==> flow/design.v <==
module mult32x32 (
    input logic clk,             
    input logic reset,           
    input logic start,           
    input logic [31:0] a,        
    input logic [31:0] b,        
    output logic busy,           
    output logic [63:0] product  
);
logic a_sel;
logic b_sel;
logic [1:0] shift_sel;
logic upd_prod;
logic clr_prod;
mult32x32_arith arith(.clk(clk),
					  .reset(reset),
					  .a(a),
					  .b(b),
					  .a_sel(a_sel),
					  .b_sel(b_sel),
					  .shift_sel(shift_sel),
					  .upd_prod(upd_prod),
					  .clr_prod(clr_prod),
					  .product(product));
mult32x32_fsm fsm(.clk(clk),
				  .reset(reset),
				  .start(start),
				  .busy(busy),
				  .a_sel(a_sel),
				  .b_sel(b_sel),
				  .shift_sel(shift_sel),
				  .upd_prod(upd_prod),
				  .clr_prod(clr_prod));
endmodule
module mult32x32_arith (
    input logic clk,              
    input logic reset,            
    input logic [31:0] a,         
    input logic [31:0] b,         
    input logic a_sel,            
    input logic b_sel,            
    input logic [1:0] shift_sel,  
    input logic upd_prod,         
    input logic clr_prod,         
    output logic [63:0] product   
);
logic [15:0] a_cut;
logic [15:0] b_cut;
logic [31:0] mult_out;
logic [63:0] shift0_out;
logic [63:0] shift16_out;
logic [63:0] shift32_out;
logic [63:0] shifted_res;
always_comb begin
	case (a_sel)
		1'b0: a_cut = a[15:0];
		1'b1: a_cut = a[31:16];
	endcase
	case (b_sel)
		1'b0: b_cut = b[15:0];
		1'b1: b_cut = b[31:16];
	endcase
	mult_out = a_cut * b_cut;
	shift0_out = mult_out;
	shift16_out = mult_out << 16;
	shift32_out = mult_out << 32;
	case (shift_sel)
		2'b0: shifted_res = shift0_out;
		2'b1: shifted_res = shift16_out;
		2'b10: shifted_res = shift32_out;
		default: shifted_res = shift0_out;  
	endcase
end
always_ff @(posedge clk, posedge reset) begin
	if (reset == 1'b1) begin
		product <= 63'b0;
	end
	else begin
		if (clr_prod == 1'b1) begin
			product <= 63'b0;
		end
		else if (upd_prod == 1'b1) begin
			product <= product + shifted_res;
		end
	end
end
endmodule
module mult32x32_fsm (
    input logic clk,               
    input logic reset,             
    input logic start,             
    output logic busy,             
    output logic a_sel,            
    output logic b_sel,            
    output logic [1:0] shift_sel,  
    output logic upd_prod,         
    output logic clr_prod          
);
typedef enum {
	idle_st,
	start_st,
	a_0_b_0_st,
	a_1_b_0_st,
	a_0_b_1_st
} sm_type;
sm_type current_state;
sm_type next_state;
always_ff @(posedge clk, posedge reset) begin
	if (reset == 1'b1) begin
		current_state <= idle_st;
	end
	else begin
		current_state <= next_state;
	end
end
always_comb begin
	next_state = current_state;
	busy = 1'b1;
	a_sel = 1'b1;
	b_sel = 1'b1;
	shift_sel = 2'b1;
	upd_prod = 1'b1;
	clr_prod = 1'b0;
	case (current_state)
		idle_st: begin
			if (start == 1'b1) begin 
				next_state = start_st;
				busy = 1'b0;
				clr_prod = 1'b1;
			end
			else begin 
				next_state = idle_st;
				busy = 1'b0;
				upd_prod = 1'b0;
			end
		end
		start_st: begin 
			a_sel = 1'b0;
			b_sel = 1'b0;
			shift_sel = 1'b0;
			next_state = a_0_b_0_st;
		end
		a_0_b_0_st: begin 
			b_sel = 1'b0;
			next_state = a_1_b_0_st;
		end
		a_1_b_0_st: begin
			a_sel = 1'b0;
			next_state = a_0_b_1_st;
		end
		a_0_b_1_st: begin
			shift_sel = 2'b10;
			next_state = idle_st;
		end	
	endcase
end
endmodule
[Step by step through the tools: mult32x32]
The steps from the RTL of mult32x32 to its reports follow in flow order.
Lines are those of the file above, counted from 1.
Operators carry their Yosys type and port widths (W data, S select, Z words).
Cell names lack the library's common part.
Not given: --
Set-up
  design top: mult32x32
  clock input: clk
  library: sky130hd
  timing corner: tt_025C_1v80

[Word level]
Counts by Yosys on the flattened word-level netlist (proc, flatten, opt, wreduce; memories kept). Register bits leave out memories and registers merged into their read ports (data or address). Print and check cells are left out.
Storage and ports
  elaborated cells: 29
  output and inout bits: 65
  register bits: 96
  bits of input ports: 67
Cells by class
  $mul: 1
  muxes and demuxes: 14
  $add $sub $neg: 1
  eq/ne operators: 6
  reductions and logical operators: 5
Operators with widths (count)
  $mul A16 B16 Y32: 1
  $pmux W32 S5: 1
  $pmux W64 S2: 1
  $mux W64: 2
  $eq A32 B2 Y1 const B: 2
  $add A64 B64 Y64: 1
  $pmux W16 S2: 2
  $eq A32 B1 Y1 const B: 1
  $eq A32 B3 Y1 const B: 1
  $logic_not A32 Y1: 1
  $mux W1: 7
  $reduce_bool A5 Y1: 1
  $reduce_or A2 Y1: 2
  $pmux W2 S2: 1
  $eq A2 B1 Y1 const B: 1
  $eq A2 B2 Y1 const B: 1
  $reduce_bool A2 Y1: 1

[Depth]
Yosys ltp: most cells in a row. Word level: on the elaborated netlist, between registers, memories and ports. Mapped: between sequential cells and ports; inverters and the memories' decode and read muxes count.
Logic depth
  word-level depth: 9
  ABC_AREA: 0
  mapped depth: 40
  mapped depth without buffers: 37

[Netlist]
The flow's flattened synthesis, as Yosys stat reports it; memories are mapped. The netlist is that of the ABC_AREA named above (0 if unset); the other value can give another one.
Cell types (count)
  fa_1: 195
  ha_1: 167
  dfrtp_1: 68
  inv_1: 258
  nand2_1: 257
  nor2_1: 188
  a21oi_1: 105
  o21ai_0: 98
  xnor2_1: 50
  mux2i_1: 39
  a21o_1: 44
  mux2_2: 29
  xor2_1: 30
  clkbuf_1: 55
  o21bai_1: 20
  and2_1: 23
  nand4_1: 20
  nand3_1: 20
Not listed: further types 66, cells in them 245.
Synthesis totals
  mapped flip-flops: 69
  mapped area: 0.0157839 mm^2
  cells in the netlist: 1911
  sequential area: 0.0017279 mm^2
  buffer cells: 68
The figures by module come from a second, unflattened synthesis with its own total; it is not the netlist above.
Unflattened totals
  cells (unflattened synthesis): 1858
  area (unflattened synthesis): 0.0155011 mm^2
Rows give one instance, submodules left out.
Modules
  mult32x32_arith: instances 1, cells 1844, area 0.0153259 mm^2
  mult32x32_fsm: instances 1, cells 14, area 0.0001752 mm^2
  mult32x32: instances 1, cells 0, area 0 mm^2

[Path before layout]
Source: OpenSTA report_checks on the synthesized netlist (no wires, ideal clock, input and output delay 20% of the period each), path of least setup slack; recovery checks are left aside. Register names are those of the netlist, which keeps one name where synthesis merged equal registers.
Timing path after synthesis
  path kind: input port to flip-flop
  start: input port b[22]
  end: register (name not given)
  external input delay: 2.240 ns
  clock period: 11.2 ns
  driving pins on the path: 34
  required time: 11.074 ns
  library setup time: 0.126 ns
  arrival time: 10.867 ns
  delay of the path: 8.753 ns
  slack: 0.207 ns
  synthesis period reached: 10.993 ns
"delay of the path" is the arrival time less input delay plus setup time.
"driving pins on the path": output pins that drive a net of the path, with the launching flip-flop's if there is one; two outputs of one cell count as two.
"synthesis period reached" = period - worst setup slack (recovery checks aside). The figure is calculated, with input and output delays left at 20% of the set period.
Between the ends stands the longest chain of elaborated cells between them, by number of cells; it is not shown to be the way that was timed. Of several equally long chains one is given.
Each line given opens the expression or statement behind the cell; cells for indexed reads and writes are added by Yosys, which also makes memories of some case tables.
Between the ends, after synthesis
  cell sequence: mux2i_1 clkbuf_1 nor2_1 fa_1 inv_1 fa_1 inv_1 ha_1 fa_1 fa_1 inv_1 fa_1 inv_1 ha_1 a211o_1 a211oi_1 o31ai_1 a311o_1 or4_1 a41oi_1 xnor2_1 a21oi_1 nor2_1 ha_1 buf_6 nand4_4 or3_4 or4_4 a211oi_4 o311a_4 a31oi_4 o311ai_4 a21oi_2 o311a_1
  cells in the longest elaborated chain: 6
  elaborated cells between the ends (all ways): 6
  RTL lines with such cells: 6
  classes of those cells: add/sub: 1; mul: 1; mux: 4
RTL lines, path after synthesis
  from (decl): line 6  | input logic [31:0] b,
  $pmux W16 S2: line 59  | case (b_sel)
  $mul A16 B16 Y32: line 63  | mult_out = a_cut * b_cut;
  $pmux W64 S2: line 67  | case (shift_sel)
  $add A64 B64 Y64: line 83
  $mux W64: line 82  | else if (upd_prod == 1'b1) begin
  $mux W64: line 79  | if (clr_prod == 1'b1) begin
  to (assign): line 80
  to (assign): line 83
  to (decl): line 45

[Timing after layout]
From the final timing report of run 1: the path of least setup slack in the routed layout; clock arrival at registers is part of the times.
Timing path after layout
  path kind: input port to flip-flop
  start: input port a[9]
  end: register (name not given)
  arrival time: 11.58 ns
  required time: 10.92 ns
  library setup time: 0.14 ns
  slack: -0.66 ns
  driving pins on the path: 36
  external input delay: 2.14 ns
  clock period: 10.7 ns
Between the ends stands the longest chain of elaborated cells between them, by number of cells; it is not shown to be the way that was timed. Of several equally long chains one is given.
Between the ends, after layout
  cell sequence: clkdlybuf4s50_1 mux2i_4 nor2_1 fa_1 inv_1 fa_1 fa_1 inv_1 fa_1 fa_1 inv_1 fa_1 inv_1 ha_1 a21o_1 a21o_1 a21oi_2 o21ai_1 and2_1 or4_4 a41oi_4 xnor2_4 a21oi_2 nor2_1 ha_1 buf_6 nand4_4 or3_4 or4_4 a211oi_4 o311a_4 a31oi_4 o311ai_4 a31oi_1 xor2_1 o22ai_1
  cells in the longest elaborated chain: 6
  elaborated cells between the ends (all ways): 6
  RTL lines with such cells: 6
  classes of those cells: add/sub: 1; mul: 1; mux: 4
RTL lines, path after layout
  from (decl): line 5  | input logic [31:0] a,
  $pmux W16 S2: line 55  | case (a_sel)
  $mul A16 B16 Y32: line 63  | mult_out = a_cut * b_cut;
  $pmux W64 S2: line 67  | case (shift_sel)
  $add A64 B64 Y64: line 83
  $mux W64: line 82  | else if (upd_prod == 1'b1) begin
  $mux W64: line 79  | if (clr_prod == 1'b1) begin
  to (assign): line 80
  to (assign): line 83
  to (decl): line 45

Record of 2 stored runs of the RTL-to-layout flow on mult32x32, platform sky130hd. The runs are unordered. Constraints: input delay and output delay 20% of the set period each, output load 0.01 pF.
"achieved clock period" = clock period - worst setup slack. The figure is calculated, with input and output delays left at 20% of the set period.
"worst setup path time" means the part of the period allowed to the worst setup path (the constraints hold back 20% at inputs and 20% at outputs) less its slack; where the path has registers, the arrival times of their clocks count too.
[run 1] settings: period_ns=10.7, CORE_UTILIZATION=34, SETUP_SLACK_MARGIN=-0.94, PLACE_DENSITY_LB_ADDON=0.11, CORE_ASPECT_RATIO=1.3, CELL_PAD_IN_SITES_GLOBAL_PLACEMENT=1, CELL_PAD_IN_SITES_DETAIL_PLACEMENT=0, TNS_END_PERCENT=100, ABC_AREA=0, GPL_TIMING_DRIVEN=0, CTS_CLUSTER_SIZE=27, SLEW_MARGIN=10, MIN_ROUTING_LAYER=met1, CAP_MARGIN=20, CORE_MARGIN=2
[run 1] result: chip area after synthesis (Yosys) 0.0157839 mm^2, die area 0.0481769 mm^2, standard-cell area of the final layout 0.0190608 mm^2, utilization 0.413, worst setup slack after layout -0.656 ns, total negative slack -8.967 ns, worst hold slack 0.381 ns, achieved clock period 11.356 ns, worst setup path time 9.22 ns, worst setup path kind input port to flip-flop
[run 2] settings: period_ns=17.5, CORE_UTILIZATION=33, SETUP_SLACK_MARGIN=1.07, PLACE_DENSITY_LB_ADDON=0.13, GPL_ROUTABILITY_DRIVEN=0, CTS_CLUSTER_SIZE=55, CAP_MARGIN=0, MAX_ROUTING_LAYER=met4, CORE_MARGIN=2, SLEW_MARGIN=20
[run 2] result: chip area after synthesis (Yosys) 0.0157839 mm^2, die area 0.0495953 mm^2, standard-cell area of the final layout 0.0180698 mm^2, utilization 0.381, worst setup slack after layout 4.105 ns, total negative slack 0.000 ns, worst hold slack 0.434 ns, achieved clock period 13.395 ns, worst setup path time 9.89 ns, worst setup path kind input port to flip-flop
